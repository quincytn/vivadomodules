==> flow/design.v <==
`timescale 1ns / 1ps
module LIFO_Stack #(parameter WL = 8, DEPTH = 16)
                   (input CLK, RST, rReq, wReq,
                    input [WL-1:0] din,
                    output Full, Empty, Error,
                    output reg [WL-1:0] dout);
    reg [WL-1:0] stack [DEPTH-1:0];
    integer sp;
    integer i;
    always @(posedge CLK) begin
        if(!RST) begin
            sp <= 0;
            i <= 0;
            dout <= 0;
            for(i = 0; i < DEPTH; i = i + 1) begin
                stack[i] <= 0;
            end
        end
        else begin
            if(rReq) begin
                if(!Empty) begin
                    dout <= stack[sp-1];
                    sp <= sp - 1;
                end
                else if(!Empty && wReq) begin
                    dout <= stack[sp-1];
                    sp <= sp;
                end
            end
            if(wReq) begin
                if(!Full && !rReq) begin
                    stack[sp] <= din;
                    sp <= sp + 1;
                end
                else if(!Full && rReq) begin
                    stack[sp-1] <= din;
                    sp <= sp;
                end
            end
        end
    end
    assign Full = (sp >= DEPTH) ? 1:0;
    assign Empty = (sp <= 0) ? 1:0;
    assign Error = ((wReq && Full) || (rReq && Empty)) ? 1:0;
endmodule
**From RTL to reports: LIFO_Stack**

Tool output for the design above, in the order of the flow.
Lines are those of the file above, counted from 1.
The mark - stands for no value.

- Top module: LIFO_Stack
- Clock: CLK
- Library: sky130hd
- Timing corner: tt_025C_1v80

**Word level**

Counts by Yosys on the flattened word-level netlist (proc, flatten, opt, wreduce; memories kept). Register bits leave out memories and registers merged into their read ports (data or address). Print and check cells are left out. Cells with the same type and inputs are merged into one.
Yosys's memory passes give these memory sizes; they may raise the number of words (mostly to a power of two), join words into wider ones and drop unused or constant bits.

- Register bits: 40
- RAM bits: 128
- Memories: 1
- Bits of input ports: 12
- Output and inout bits: 11
- Elaborated cells: 55

- $add $sub $neg: 2
- Order comparisons: 2
- Eq/ne operators: 2
- Mux-type cells: 35
- Reduce/logical cells: 11

Memory list:

| name | words | bits a word | RTL line | text |
|---|---|---|---|---|
| stack | 16 | 8 | 7 | `reg [WL-1:0] stack [DEPTH-1:0];` |

Operator list:

| cell | number |
|---|---|
| 32-bit 2-to-1 mux | 5 |
| 8-bit 2-to-1 mux | 10 |
| 32-bit by 1-bit <= comparator with 1-bit output (second input constant) | 1 |
| 32-bit by 2-bit adder with 32-bit output (second input constant) | 1 |
| 32-bit by 2-bit subtractor with 32-bit output (second input constant) | 1 |
| 32-bit by 6-bit greater-or-equal comparator with 1-bit output (second input constant) | 1 |
| 4-bit 2-to-1 mux | 8 |
| 1-bit 2-to-1 mux | 12 |
| 8-bit OR reduction | 1 |
| 1-bit logical AND | 5 |
| 1-bit logical NOT | 3 |
| 3-bit != test (second input constant) | 1 |
| 2-bit != test (second input constant) | 1 |
| 2-bit AND reduction | 1 |
| 1-bit logical OR | 1 |

**Longest topological paths**

Longest topological path by Yosys (ltp), each cell counted once; first at word level (registers and memories cut), then after technology mapping (sequential cells cut; the memories' decode and read muxes count).

- Word-level depth: 10
- ABC_AREA: 0
- Mapped depth: 11
- Depth with buffers taken out: 7

**Synthesis result**

Source: synth_stat.txt of the flow (Yosys; design flattened, memories mapped). It holds for the ABC_AREA given above (unset counts as 0); a run with the other value may have another netlist.
The area totals of this step are shown rounded.

Cells by type:

| cell | number | area in all (um2) |
|---|---|---|
| sky130_fd_sc_hd__edfxtp_1 | 128 | 3.84E+03 |
| sky130_fd_sc_hd__mux4_2 | 40 | 900.864 |
| sky130_fd_sc_hd__and3_1 | 132 | 825.792 |
| sky130_fd_sc_hd__dfxtp_1 | 40 | 800.768 |
| sky130_fd_sc_hd__mux2i_1 | 25 | 250.24 |
| sky130_fd_sc_hd__clkbuf_1 | 65 | 243.984 |
| sky130_fd_sc_hd__nand3_1 | 40 | 200.192 |
| sky130_fd_sc_hd__nand2_1 | 53 | 198.941 |
| sky130_fd_sc_hd__nand2b_1 | 27 | 168.912 |
| sky130_fd_sc_hd__nand4_1 | 23 | 143.888 |
| sky130_fd_sc_hd__a21oi_1 | 24 | 120.115 |
| sky130_fd_sc_hd__o21ai_0 | 23 | 115.11 |
| sky130_fd_sc_hd__or4_1 | 13 | 97.594 |
| sky130_fd_sc_hd__nor2_1 | 25 | 93.84 |
| sky130_fd_sc_hd__a21boi_1 | 10 | 75.072 |
| sky130_fd_sc_hd__nor3_1 | 12 | 60.058 |
| sky130_fd_sc_hd__nor4_1 | 9 | 56.304 |
| sky130_fd_sc_hd__nor2b_1 | 8 | 50.048 |

Other cell types: 43; their cells: 102.

- Mapped cells: 799
- Chip area (Yosys): 9010 um2
- Sequential part of the area: 4640 um2
- Flip-flop cells: 168
- Buffer cells: 85

**Path before layout**

OpenSTA on the mapped netlist: ideal clock, no wires. The path of least setup slack (recovery checks aside). Input and output delay are each 20% of the period. Register names are those of the netlist, which keeps one name where synthesis merged equal registers.

- Path type: reg-to-reg
- Start point: reg sp[0]
- End point: mem stack[13][0]
- Period: 3.25 ns
- Library setup time: 0.384 ns
- Launch time at the first pin: 0.000 ns
- Arrival time: 2.974 ns
- Data required time: 2.866 ns
- Slack: -0.108 ns
- Path delay: 3.358 ns
- Driving pins on the path: 11
- Path buffers: 4
- Period reached after synthesis: 3.358 ns

"path delay" is the arrival time less input delay plus setup time.
"driving pins on the path": output pins that drive a net of the path, with the launching flip-flop's if there is one; two outputs of one cell count as two.
"period reached after synthesis" is the clock period less the worst setup slack; recovery checks do not enter. This is arithmetic on one report: input and output delays are still those of the set period (20% each).
Between the ends stands the longest chain of elaborated cells between them, by number of cells; it is not shown to be the way that was timed. Of several equally long chains one is given.
A line is the first line of the expression or statement that the cell stems from. Yosys adds cells for indexed reads and writes and turns some case tables into memories.
A register here has more assigning lines than the two given.
Only ways into the end's enable, where the timed path ends, are counted here.

- Path through: sky130_fd_sc_hd__dfxtp_1 sky130_fd_sc_hd__clkbuf_1 sky130_fd_sc_hd__clkbuf_1 sky130_fd_sc_hd__inv_1 sky130_fd_sc_hd__ha_1 sky130_fd_sc_hd__clkbuf_1 sky130_fd_sc_hd__clkbuf_1 sky130_fd_sc_hd__nand2_1 sky130_fd_sc_hd__o21ai_0 sky130_fd_sc_hd__nand3_1 sky130_fd_sc_hd__o21ai_0
- Length of the longest elaborated chain: 10
- Elaborated cells between the ends (all ways): 23
- Classes of those cells: 1 x add/sub; 1 x compare; 17 x mux; 4 x reduce/logical

Ends and longest elaborated chain, after synthesis:

| what | RTL line | text |
|---|---|---|
| start, declared | 8 | `integer sp;` |
| start, assigned | 23 | `sp <= sp - 1;` |
| start, assigned | 27 | `sp <= sp;` |
| 32-bit by 6-bit greater-or-equal comparator with 1-bit output | 42 | `assign Full = (sp >= DEPTH) ? 1:0;` |
| 1-bit 2-to-1 mux | 42 |  |
| 1-bit logical NOT | 35 | `else if(!Full && rReq) begin` |
| 1-bit logical AND | 35 |  |
| 1-bit 2-to-1 mux | 35 |  |
| 1-bit 2-to-1 mux | 31 | `if(!Full && !rReq) begin` |
| 1-bit 2-to-1 mux | 30 | `if(wReq) begin` |
| 1-bit 2-to-1 mux | 11 | `if(!RST) begin` |
| 8-bit OR reduction | - |  |
| 4-bit 2-to-1 mux | - |  |
| end, declared | 7 | `reg [WL-1:0] stack [DEPTH-1:0];` |

**Path in the finished layout**

Path of least setup slack in the final report of record 2 (OpenROAD, finished layout, wires in). Where an end is a register, its clock arrival counts in the times.

- Path type: reg-to-output
- Start point: reg sp[12]
- End point: out Error
- Period: 6.58 ns
- Output delay: 1.32 ns
- Launch time at the first pin: 0.44 ns
- Arrival time: 3.52 ns
- Data required time: 5.26 ns
- Slack: 1.75 ns
- Driving pins on the path: 7
- Path buffers: 1

Between the ends stands the longest chain of elaborated cells between them, by number of cells; it is not shown to be the way that was timed. Of several equally long chains one is given.
A register here has more assigning lines than the two given.

- Path through: sky130_fd_sc_hd__dfxtp_1 sky130_fd_sc_hd__or4_1 sky130_fd_sc_hd__nor4_2 sky130_fd_sc_hd__a31o_2 sky130_fd_sc_hd__inv_2 sky130_fd_sc_hd__a22o_1 sky130_fd_sc_hd__clkdlybuf4s50_1
- Length of the longest elaborated chain: 5
- Elaborated cells between the ends (all ways): 8
- RTL lines with such cells: 3
- Classes of those cells: 2 x compare; 3 x mux; 3 x reduce/logical

Ends and longest elaborated chain, after layout:

| what | RTL line | text |
|---|---|---|
| start, declared | 8 | `integer sp;` |
| start, assigned | 23 | `sp <= sp - 1;` |
| start, assigned | 27 | `sp <= sp;` |
| 32-bit by 6-bit greater-or-equal comparator with 1-bit output | 42 | `assign Full = (sp >= DEPTH) ? 1:0;` |
| 1-bit 2-to-1 mux | 42 |  |
| 1-bit logical AND | 44 | `assign Error = ((wReq && Full) \|\| (rReq && Empty)) ? 1:0;` |
| 1-bit logical OR | 44 |  |
| 1-bit 2-to-1 mux | 44 |  |
| end, declared | 5 | `output Full, Empty, Error,` |

Wiki page: LIFO_Stack / flow data

Design LIFO_Stack on sky130hd. What follows are 2 stored runs of the flow, each under its own settings; their order means nothing. The constraints put input and output delay at 20% of the set period each and load the outputs with 0.01 pF.
"time of the worst setup path" = time allowed to the worst setup path (clock period - input delay - output delay, where it has them) - its slack; a late launch clock adds to it, a late capture clock takes from it.
"overall power" is the tool's figure for a default switching activity; nothing was simulated.
The measured numbers are rounded.

### Record 1

==> flow/run.sh <==
#!/bin/bash
# the make line also repeats the synthesis and layout settings of config.mk as NAME=value (left out here)
make -C /OpenROAD-flow-scripts/flow DESIGN_CONFIG=/design/flow/config.mk WORK_HOME=/design/flow/orfs CLKGATE_MAP_FILE= finish
==> flow/config.mk <==
export PLATFORM = sky130hd
export DESIGN_NAME = LIFO_Stack
export DESIGN_NICKNAME = LIFO_Stack
export VERILOG_FILES = /design/flow/design.v
export SDC_FILE = /design/flow/constraint.sdc
export NUM_CORES = 4
export LEC_CHECK = 0
export ABC_AREA = 1
export CAP_MARGIN = 25
export CELL_PAD_IN_SITES_GLOBAL_PLACEMENT = 2
export CORE_ASPECT_RATIO = 1.7
export CORE_MARGIN = 2
export CORE_UTILIZATION = 59
export CTS_CLUSTER_SIZE = 90
export MAX_ROUTING_LAYER = met5
export PLACE_DENSITY_LB_ADDON = 0.01
export SETUP_SLACK_MARGIN = 0.16
export SLEW_MARGIN = 20
export TNS_END_PERCENT = 50
==> flow/constraint.sdc <==
create_clock -name core_clock -period 3.65 [get_ports {CLK}]
set_input_delay 0.7300 -clock core_clock [delete_from_list [all_inputs] [get_ports {CLK}]]
set_output_delay 0.7300 -clock core_clock [all_outputs]
set_load 0.01 [all_outputs]

Outcome of record 1: not finished: placement ended with error FLW-0024

### Record 2

==> flow/run.sh <==
#!/bin/bash
# the make line also repeats the synthesis and layout settings of config.mk as NAME=value (left out here)
make -C /OpenROAD-flow-scripts/flow DESIGN_CONFIG=/design/flow/config.mk WORK_HOME=/design/flow/orfs CLKGATE_MAP_FILE= finish
==> flow/config.mk <==
export PLATFORM = sky130hd
export DESIGN_NAME = LIFO_Stack
export DESIGN_NICKNAME = LIFO_Stack
export VERILOG_FILES = /design/flow/design.v
export SDC_FILE = /design/flow/constraint.sdc
export NUM_CORES = 4
export LEC_CHECK = 0
export CAP_MARGIN = 0
export CORE_MARGIN = 2
export CORE_UTILIZATION = 63
export GPL_ROUTABILITY_DRIVEN = 0
export PLACE_DENSITY_LB_ADDON = 0.3
export SETUP_SLACK_MARGIN = 0.28
export SLEW_MARGIN = 20
==> flow/constraint.sdc <==
create_clock -name core_clock -period 6.58 [get_ports {CLK}]
set_input_delay 1.3160 -clock core_clock [delete_from_list [all_inputs] [get_ports {CLK}]]
set_output_delay 1.3160 -clock core_clock [all_outputs]
set_load 0.01 [all_outputs]

Results of record 2:
- Lowest setup slack: 1.75 ns
- Utilization: 70.7 %
- Final setup TNS: 0.000 ns
- Worst hold slack in the final report: 0.455 ns
- Overall power: 0.00477 W
- Yosys chip area after synthesis: 9010 um2
- Time of the worst setup path: 3.52 ns
- Worst setup path type: reg-to-output
- Die outline area: 15300 um2
