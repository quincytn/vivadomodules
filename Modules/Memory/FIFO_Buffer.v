==> flow/design.v <==
`timescale 1ns / 1ps
module FIFO_Buffer #(parameter WL = 8, DEPTH = 8)
                    (input CLK, RST, rReq, wReq,
                     input [WL-1:0] din,
                     output Full, Empty, Error,
                     output reg [WL-1:0] dout);
    reg [WL-1:0] buffer [DEPTH-1:0];
    integer rPtr, wPtr, i, height;
    always @(posedge CLK) begin
        if(!RST) begin
            rPtr <= 0;
            wPtr <= 0;
            dout <= 0;
            height <= 0;
            for(i = 0; i < DEPTH; i = i + 1) begin
                buffer[i] <= 0;
            end
        end
        else begin
            if(rReq) begin
                if(!Empty) begin
                    dout <= buffer[rPtr];
                    rPtr <= (rPtr + 1) % DEPTH;
                    height <= height - 1;
                end
                else if(!Empty && wReq) begin
                    dout <= buffer[rPtr];
                    rPtr <= rPtr;
                    wPtr <= wPtr;
                    height <= height;
                end
            end
            if(wReq) begin
                if(!Full) begin
                    buffer[wPtr] <= din;
                    wPtr <= (wPtr + 1) % DEPTH;
                    height <= height + 1;
                end
                else if(!Full && rReq) begin
                    buffer[wPtr] <= din;
                    rPtr <= rPtr;
                    wPtr <= wPtr;
                    height <= height;
                end
            end
        end       
    end
    assign Full = (rPtr == wPtr && height >= DEPTH) ? 1 : 0;
    assign Empty = (rPtr == wPtr && height <= 0) ? 1 : 0;
    assign Error = ((Full && wReq) || (Empty && rReq)) ? 1 : 0;
endmodule
From RTL to reports: FIFO_Buffer
Tool output for the design above, in the order of the flow.
Line numbers count from 1 in the design file above.
Operators: Yosys type, input widths -> output width; for muxes data width and select width s.
Library cell names are shortened.
Not given: -
- top: FIFO_Buffer
- clock port: CLK
- cell library: sky130hd
- corner: tt_025C_1v80

After elaboration
Counts by Yosys on the flattened word-level netlist (proc, flatten, opt, wreduce; memories kept). Print and check cells are left out. Cells with the same type and inputs are merged into one.
Yosys's memory passes give these memory sizes; they may raise the number of words (mostly to a power of two), join words into wider ones and drop unused or constant bits.
- noted RAM bits: 64
- cells after elaboration: 64
- noted output and inout bits: 11
- noted register bits after elaboration: 76
- input port bits at 12
- noted memory cells: 1
- mux-type cells at 33
- eq/ne operators at 3
- noted reduce/logical cells: 13
- $lt $le $gt $ge at 2
- noted add/sub/neg operators: 4
- bitwise gates (word level): 4
- memories (name ; words ; width ; RTL line ; RTL):
    buffer ; 8 ; 8 ; 7 ; reg [WL-1:0] buffer [DEPTH-1:0];
- operators with widths (operator ; number):
    $mux 32 ; 10
    $mux 8 ; 10
    $add 32x2->32 const B ; 2
    $le 32x1->1 const B ; 1
    $sub 32x2->32 const B ; 1
    $eq 32x4->1 ; 1
    $ge 32x5->1 const B ; 1
    $mux 1 ; 11
    $logic_and 1x1->1 ; 6
    $reduce_or 3->1 ; 2
    $mux 3 ; 2
    $add 4x2->5 const B ; 1
    $reduce_and 2->1 ; 2
    $ne 3x3->1 const B ; 1
    $and 1x1->1 ; 2
    $logic_not 1->1 ; 2
    $ne 2x2->1 const B ; 1
    $or 1x1->1 ; 1
    $logic_or 1x1->1 ; 1
    $not 1->1 ; 1

Longest topological paths
Yosys ltp: most cells in a row. Word level: on the elaborated netlist, between registers, memories and ports. Mapped: between sequential cells and ports; inverters and the memories' decode and read muxes count.
- noted depth after elaboration: 10
- ABC_AREA at 0
- gate-level depth with buffers: 9
- noted depth with buffers taken out: 8

Synthesis result
Source: synth_stat.txt of the flow (Yosys; design flattened, memories mapped). It holds for the ABC_AREA given above (unset counts as 0); a run with the other value may have another netlist.
- cell types (type ; number ; area in all (um2)):
    edfxtp_1 ; 64 ; 1.92E+03
    dfxtp_1 ; 51 ; 1.02E+03
    and2_1 ; 68 ; 425.408
    mux4_2 ; 16 ; 360.346
    mux2i_1 ; 29 ; 290.278
    nand2_1 ; 47 ; 176.419
    nand2b_1 ; 27 ; 168.912
    nor2_1 ; 43 ; 161.405
    ha_1 ; 7 ; 87.584
    nor3_1 ; 16 ; 80.077
    xnor2_1 ; 9 ; 78.826
    a211oi_1 ; 9 ; 67.565
    nand3_1 ; 12 ; 60.058
    nor3_2 ; 6 ; 60.058
    clkbuf_1 ; 14 ; 52.55
    nor4_1 ; 8 ; 50.048
    or3_1 ; 8 ; 50.048
    a21oi_1 ; 9 ; 45.043
Other cell types: 41; their cells: 102.
- flip-flops: 115
- buffer cells: 24
- cell count at 545
- noted cell area after synthesis: 5941.9 um2
- sequential part of the area at 2942.8 um2

Worst setup path after synthesis
Path of least setup slack by OpenSTA after synthesis, without wires, with an ideal clock, recovery checks aside; 20% of the period is set as input and as output delay. Where synthesis merged equal registers, the netlist keeps one of their names.
- path kind: register to register
- from: register height[25]
- to: memory buffer[2][0]
- noted library setup time: 0.384 ns
- delay of the path at 2.671 ns
- slack at -0.041 ns
- launch time at the first pin at 0.000 ns
- arrival at 2.287 ns
- period: 2.63 ns
- data required time at 2.246 ns
- stages at 8
- noted path buffers: 1
- synthesis period reached: 2.671 ns
"delay of the path" is the arrival time less input delay plus setup time.
"stages" counts driving pins, that of a launching flip-flop among them; a cell with two outputs on the path counts twice.
"synthesis period reached" is the clock period less the worst setup slack; recovery checks do not enter. This is arithmetic on one report: input and output delays are still those of the set period (20% each).
The rows between start and end are the longest chain of elaborated cells between them; the timing report does not say that the signal goes this way. Where chains are equally long, one stands for them.
A line is the first line of the expression or statement that the cell stems from. Yosys adds cells for indexed reads and writes and turns some case tables into memories.
At most two assigning lines are given for a register; there are more.
The path ends at the enable pin of a flip-flop; only ways to that pin are counted.
- cells stage by stage: dfxtp_1 -> buf_2 -> or4_4 -> nor2_2 -> nand4_2 -> a21oi_4 -> nand2_2 -> o21ai_0
- cells in the longest elaborated chain: 10
- elaborated cells between the ends (all ways) at 13
- classes of those cells: compare (1); mux (8); logic (1); reduce/logical (3)
- RTL lines, path post-synthesis (item ; RTL line ; RTL):
    from (decl) ; 8 ; integer rPtr, wPtr, i, height;
    from (assign) ; 24 ; height <= height - 1;
    from (assign) ; 30 ; height <= height;
    $ge 32x5->1 ; 48 ; assign Full = (rPtr == wPtr && height >= DEPTH) ? 1 : 0;
    $logic_and 1x1->1 ; 48 ;
    $mux 1 ; 48 ;
    $logic_not 1->1 ; 39 ; else if(!Full && rReq) begin
    $logic_and 1x1->1 ; 39 ;
    $mux 1 ; 39 ;
    $mux 1 ; 34 ; if(!Full) begin
    $mux 1 ; 33 ; if(wReq) begin
    $mux 1 ; 10 ; if(!RST) begin
    $or 1x1->1 ; - ;
    to (decl) ; 7 ; reg [WL-1:0] buffer [DEPTH-1:0];

Worst path after layout
From the final timing report of job 1: the path of least setup slack in the routed layout; clock arrival at registers is part of the times.
- path kind: register to output
- from: register height[12]
- to: output Error
- output delay: 0.50 ns
- slack at -0.15 ns
- stages at 8
- data required time at 2.02 ns
- launch time at the first pin at 0.41 ns
- noted path buffers: 2
- arrival at 2.17 ns
- period: 2.52 ns
The rows between start and end are the longest chain of elaborated cells between them; the timing report does not say that the signal goes this way. Where chains are equally long, one stands for them.
At most two assigning lines are given for a register; there are more.
- cells stage by stage: dfxtp_1 -> or4_4 -> buf_6 -> nor3_4 -> and4_4 -> nor2_1 -> a22o_1 -> buf_2
- cells in the longest elaborated chain: 6
- elaborated cells between the ends (all ways) at 10
- source lines of those cells: 3
- classes of those cells: compare (2); mux (3); reduce/logical (5)
- RTL lines, path after layout (item ; RTL line ; RTL):
    from (decl) ; 8 ; integer rPtr, wPtr, i, height;
    from (assign) ; 24 ; height <= height - 1;
    from (assign) ; 30 ; height <= height;
    $ge 32x5->1 ; 48 ; assign Full = (rPtr == wPtr && height >= DEPTH) ? 1 : 0;
    $logic_and 1x1->1 ; 48 ;
    $mux 1 ; 48 ;
    $logic_and 1x1->1 ; 50 ; assign Error = ((Full && wReq) || (Empty && rReq)) ? 1 : 0;
    $logic_or 1x1->1 ; 50 ;
    $mux 1 ; 50 ;
    to (decl) ; 5 ; output Full, Empty, Error,

Lab notebook: FIFO_Buffer

Top module FIFO_Buffer; platform sky130hd; tools Yosys and OpenROAD; 2 stored runs in no particular order. Input and output delays are each 20% of the period that was set; the output load is 0.01 pF.
"period achieved" is the run's clock period less its worst setup slack. It is reckoned from that one timing run; input and output delays stay at 20% of the period that was set.
"time on the worst setup path" is the time allowed to the run's worst setup path (the clock period less input and output delay, where it has them) less its slack. Clock arrival times count: a late capture clock shortens it, a late launch clock lengthens it.
"total power after layout" is the tool's figure for a default switching activity; nothing was simulated.

Job 1
Settings were period_ns = 2.52; CORE_UTILIZATION = 42; PLACE_DENSITY_LB_ADDON = 0.06; GPL_ROUTABILITY_DRIVEN = 1; CTS_CLUSTER_SIZE = 23; CAP_MARGIN = 15; MIN_ROUTING_LAYER = met1; CORE_MARGIN = 2; SLEW_MARGIN = 20
- noted the time on the worst setup path: 2.17 ns
- critical path kind: register to output
- noted the setup slack of the critical path: -0.152 ns
- standard-cell area after layout at 7,674.9 um2
- noted the mapped cell area after synthesis: 5,941.9 um2
- smallest hold slack: 0.450 ns
- noted the total negative setup slack: -0.336 ns
- full die area at 15,115.5 um2
- period achieved at 2.672 ns
- noted the total power after layout: 0.011237 W
- utilization of the finished layout: 0.555

Job 2
Settings were period_ns = 3.86; CORE_UTILIZATION = 50; PLACE_DENSITY_LB_ADDON = 0.14; CORE_MARGIN = 5; CELL_PAD_IN_SITES_GLOBAL_PLACEMENT = 1; CELL_PAD_IN_SITES_DETAIL_PLACEMENT = 0; TNS_END_PERCENT = 80; CTS_CLUSTER_SIZE = 32; CAP_MARGIN = 40; SLEW_MARGIN = 25
- noted the mapped cell area after synthesis: 5,941.9 um2
- period achieved at 3.635 ns
- utilization of the finished layout: 0.595
- standard-cell area after layout at 6,852.8 um2
- noted the total power after layout: 0.006189 W
- noted the total negative setup slack: 0.000 ns
- smallest hold slack: 0.454 ns
- noted the setup slack of the critical path: 0.225 ns
- full die area at 14,164.6 um2
- noted the time on the worst setup path: 2.86 ns
- critical path kind: register to output
